==> flow/design.v <==
`timescale 1ns / 1ps
module adder #(
    parameter WIDTH=16,
    parameter A_WIDTH=WIDTH,
    parameter B_WIDTH=WIDTH)
    (
    input signed[A_WIDTH-1:0] a,
    input signed[B_WIDTH-1:0] b,
    output signed[WIDTH:0] s
    );
    assign s=a+b;
endmodule
`timescale 1ns / 1ps
module mac2(
    input clk,
    input [127:0] pixelsIn,
    input [127:0] weightsIn,
    output [19:0] sumOut
    );
    reg [255:0] pr;
    wire [255:0] p;
    wire [135:0] s1;
    wire [71:0] s2;
    wire [37:0] s3;
    reg [127:0] pixels, weights;
    reg [19:0] sumOut;
    wire[19:0] sum;
    always@(posedge clk)
      begin
      pixels<=pixelsIn;
      weights<=weightsIn;
      pr<=p;
      sumOut<=sum;
      end
    genvar i;
    generate
      for (i=0;i<=15;i=i+1)
        mult multName(pixels[(127-8*i):(127-8*i-7)],
                      weights[(127-8*i):(127-8*i-7)],
                      p[(255-16*i):(255-16*i-15)]);
    endgenerate
    genvar k;
    generate
      for (k=0;k<=7;k=k+1)
        adder #(16) adder16Name(pr[(255-16*2*k):(255-16*2*k-15)],
                            pr[(255-16*(2*k+1)):(255-16*(2*k+1)-15)],
                            s1[(135-17*k):(135-17*k-16)]);
    endgenerate
    adder #(17) adder17_1(s1[135:119],s1[118:102],s2[71:54]);
    adder #(17) adder17_2(s1[101:85],s1[84:68],s2[53:36]);
    adder #(17) adder17_3(s1[67:51],s1[50:34],s2[35:18]);
    adder #(17) adder17_4(s1[33:17],s1[16:0],s2[17:0]);
    adder #(18) adder18_1(s2[71:54],s2[53:36],s3[37:19]);
    adder #(18) adder18_2(s2[35:18],s2[17:0],s3[18:0]);
    adder #(19) adder19_1(s3[37:19],s3[18:0],sum);
endmodule
`timescale 1ns / 1ps
module mult(
    input signed [7:0] a,
    input signed [7:0] b,
    output signed [15:0] p
);
    assign p=a*b;
endmodule
From RTL to reports: mac2
What the tools print for mac2, step after step.
Lines are those of the file above, counted from 1.
Library cell names are shortened.
Not given: n/a

inputs
  top = mac2
  clock = clk
  cell library = sky130hd
  timing corner = tt_025C_1v80

Word-level counts
Counts by Yosys on the flattened word-level netlist (proc, flatten, opt, wreduce; memories kept). Register bits leave out memories and registers merged into their read ports (data or address); mux counts leave out enables and synchronous resets folded into registers. Print and check cells are left out. Cells with the same type and inputs are merged into one.

word-level totals
  input port bits = 257
  memory bits (writable) = 0
  word width x clocked read ports = 0
  word-level cells = 35
  output and inout port bits = 20
  memories = 0
  register bits = 532
  bits in read-only memories = 0
  bits in latches = 0

operators by class
  order comparisons = 0
  bitwise gates (word level) = 0
  divide/modulo/power cells = 0
  reductions and logical operators = 0
  $add $sub $neg = 15
  shift-type cells = 0
  $mul = 16
  equal/unequal tests = 0
  muxes and demuxes = 0

operators with widths
  kind                                          count
  8-bit by 8-bit multiplier with 16-bit output  16
  16-bit by 16-bit adder with 17-bit output     8
  17-bit by 17-bit adder with 18-bit output     4
  18-bit by 18-bit adder with 19-bit output     2
  19-bit by 19-bit adder with 20-bit output     1

Depth
Depth = most cells in a row (Yosys ltp): at word level without a register or memory, in the mapped netlist without a sequential cell, where the memories' decode and read muxes count.

depth
  depth in word-level cells = 4
  ABC_AREA = 0
  mapped depth = 20
  gate-level depth less buffers = 20

After synthesis
Source: synth_stat.txt of the flow (Yosys; design flattened, memories mapped). It holds for the ABC_AREA given above (unset counts as 0); a run with the other value may have another netlist.
Totals and module areas in this step are rounded.

mapped netlist
  mapped cells = 5556
  mapped flip-flops = 532
  chip area (Yosys) = 56460 µm²

cell types
  type      count  area in all (µm²)
  fa_1      1112   2.23E+04
  dfxtp_1   532    1.07E+04
  ha_1      489    6.12E+03
  inv_1     1457   5.47E+03
  and2_1    620    3878.72
  xnor2_1   219    1918.09
  nand2_1   342    1.28E+03
  nand2b_1  117    731.952
  a21oi_1   105    525.504
  xor2_1    52     455.437
  nor2b_1   71     444.176
  nor2_1    101    379.114
  a21o_1    40     300.288
  o21ai_0   52     260.25
  nor3_1    30     150.144
  a31oi_1   19     118.864
  nand4_1   18     112.608
  o21a_1    15     112.608

Other cell types: 40; their cells: 165.
By module: a second synthesis without flattening, with its own total; a netlist apart from the flattened one above.

unflattened totals
  cell total of the unflattened synthesis = 6845
  area (unflattened synthesis) = 64410 µm²

Each row is one instance without its submodules.

modules
  module             sequential area (µm²)  cells  instances  area (µm²)
  mult               0.0                    289    16         2536
  mac2               10650                  532    1          10650
  adder #(WIDTH=16)  0.0                    95     8          778.2
  adder #(WIDTH=17)  0.0                    125    4          968.4
  adder #(WIDTH=18)  0.0                    138    2          969.7
  adder #(WIDTH=19)  0.0                    153    1          1139

Timing after synthesis
OpenSTA on the mapped netlist: ideal clock, no wires. The path of least setup slack (recovery checks aside). Input and output delay are each 20% of the period. Register names are those of the netlist, which keeps one name where synthesis merged equal registers.

path post-synthesis
  kind = reg2reg
  start = register pr[226]
  end = register sumOut[12]
  library setup time = 0.121 ns
  arrival time = 5.019 ns
  driving pins on the path = 19
  path delay = 5.140 ns
  buffers on the path = 0
  time at the first pin = 0.000 ns
  path slack = 0.780 ns
  period = 5.92 ns
  period reached after synthesis = 5.14 ns

"path delay" = arrival - input delay + setup time.
"driving pins on the path" counts driving pins, that of a launching flip-flop among them; a cell with two outputs on the path counts twice.
"period reached after synthesis" is the clock period less the worst setup slack; recovery checks do not enter. This is arithmetic on one report: input and output delays are still those of the set period (20% each).
Between the ends stands the longest chain of elaborated cells between them, by number of cells; it is not shown to be the way that was timed. Of several equally long chains one is given.
A line is the first line of the expression or statement that the cell stems from. Yosys adds cells for indexed reads and writes and turns some case tables into memories.

on the way, post-synthesis
  path through = dfxtp_1 -> inv_1 -> fa_1 -> fa_1 -> inv_1 -> fa_1 -> fa_1 -> fa_1 -> inv_1 -> fa_1 -> inv_1 -> ha_1 -> fa_1 -> a21o_1 -> a31o_2 -> o21a_1 -> o21a_1 -> mux2i_1 -> nand2_1
  cells in the longest elaborated chain = 4
  elaborated cells between the ends (all ways) = 4
  classes of those cells = add/sub: 4

RTL lines, path post-synthesis
  what                                       RTL line  RTL
  start: declaration                         20        reg [255:0] pr;
  start: assignment                          32        pr<=p;
  16-bit by 16-bit adder with 17-bit output  11        assign s=a+b;
  17-bit by 17-bit adder with 18-bit output  11
  18-bit by 18-bit adder with 19-bit output  11
  19-bit by 19-bit adder with 20-bit output  11
  end: assignment                            33        sumOut<=sum;
  end: declaration                           18        output [19:0] sumOut

Timing after layout
Path of least setup slack in the final report of flow run 1 (OpenROAD, finished layout, wires in). Where an end is a register, its clock arrival counts in the times.

path after layout
  kind = reg2reg
  start = register pr[227]
  end = register sumOut[19]
  arrival time = 5.79 ns
  time at the first pin = 0.68 ns
  driving pins on the path = 17
  buffers on the path = 1
  library setup time = 0.12 ns
  period = 5.87 ns
  path slack = 0.62 ns

Between the ends stands the longest chain of elaborated cells between them, by number of cells; it is not shown to be the way that was timed. Of several equally long chains one is given.

on the way, after layout
  path through = dfxtp_1 -> inv_1 -> fa_1 -> fa_1 -> inv_1 -> fa_1 -> fa_1 -> fa_1 -> fa_2 -> ha_1 -> a21o_1 -> a21o_1 -> a311oi_4 -> buf_6 -> o2bb2ai_4 -> mux2i_1 -> a221oi_2
  cells in the longest elaborated chain = 4
  elaborated cells between the ends (all ways) = 4
  classes of those cells = add/sub: 4

RTL lines, path after layout
  what                                       RTL line  RTL
  start: declaration                         20        reg [255:0] pr;
  start: assignment                          32        pr<=p;
  16-bit by 16-bit adder with 17-bit output  11        assign s=a+b;
  17-bit by 17-bit adder with 18-bit output  11
  18-bit by 18-bit adder with 19-bit output  11
  19-bit by 19-bit adder with 20-bit output  11
  end: assignment                            33        sumOut<=sum;
  end: declaration                           18        output [19:0] sumOut

Add stored flow runs of mac2

Stored flow runs of mac2 (2 of them; Yosys, OpenROAD, sky130hd). They differ in their settings and are not a sequence. Constraints: input delay and output delay 20% of the set period each, output load 0.01 pF.
"clock period reached": clock period set for the run, less the worst setup slack. It is reckoned from that one timing run; input and output delays stay at 20% of the period that was set.
"critical setup path time" = time allowed to the worst setup path (clock period - input delay - output delay, where it has them) - its slack; a late launch clock adds to it, a late capture clock takes from it.
Values from the reports are rounded here.
A setting shown as -- is not set for that run.
Results: -- = not shown.

setting or result                                        flow run 1  flow run 2
period_ns                                                5.87        3.57
CORE_UTILIZATION                                         46          72
SETUP_SLACK_MARGIN                                       0.48        --
PLACE_DENSITY_LB_ADDON                                   0.29        0.01
CORE_ASPECT_RATIO                                        0.69        --
GPL_ROUTABILITY_DRIVEN                                   1           --
MIN_ROUTING_LAYER                                        met1        --
CAP_MARGIN                                               20          20
CORE_MARGIN                                              2           2
SLEW_MARGIN                                              20          20
CELL_PAD_IN_SITES_GLOBAL_PLACEMENT                       --          1
TNS_END_PERCENT                                          --          85
CTS_CLUSTER_SIZE                                         --          34
MAX_ROUTING_LAYER                                        --          met5
worst hold slack after layout (ns)                       0.461       --
critical setup path time (ns)                            5.25        --
worst path kind                                          reg2reg     --
area of the standard cells in the finished layout (µm²)  63470       --
smallest setup slack (ns)                                0.616       --
sum of negative setup slack (ns)                         0.000       --
total die area (µm²)                                     125600      --
utilization after layout (%)                             52.2        --
synthesis area (µm²)                                     56460       --
clock period reached (ns)                                5.254       --

Flow run 2: no results, placement failed with FLW-0024
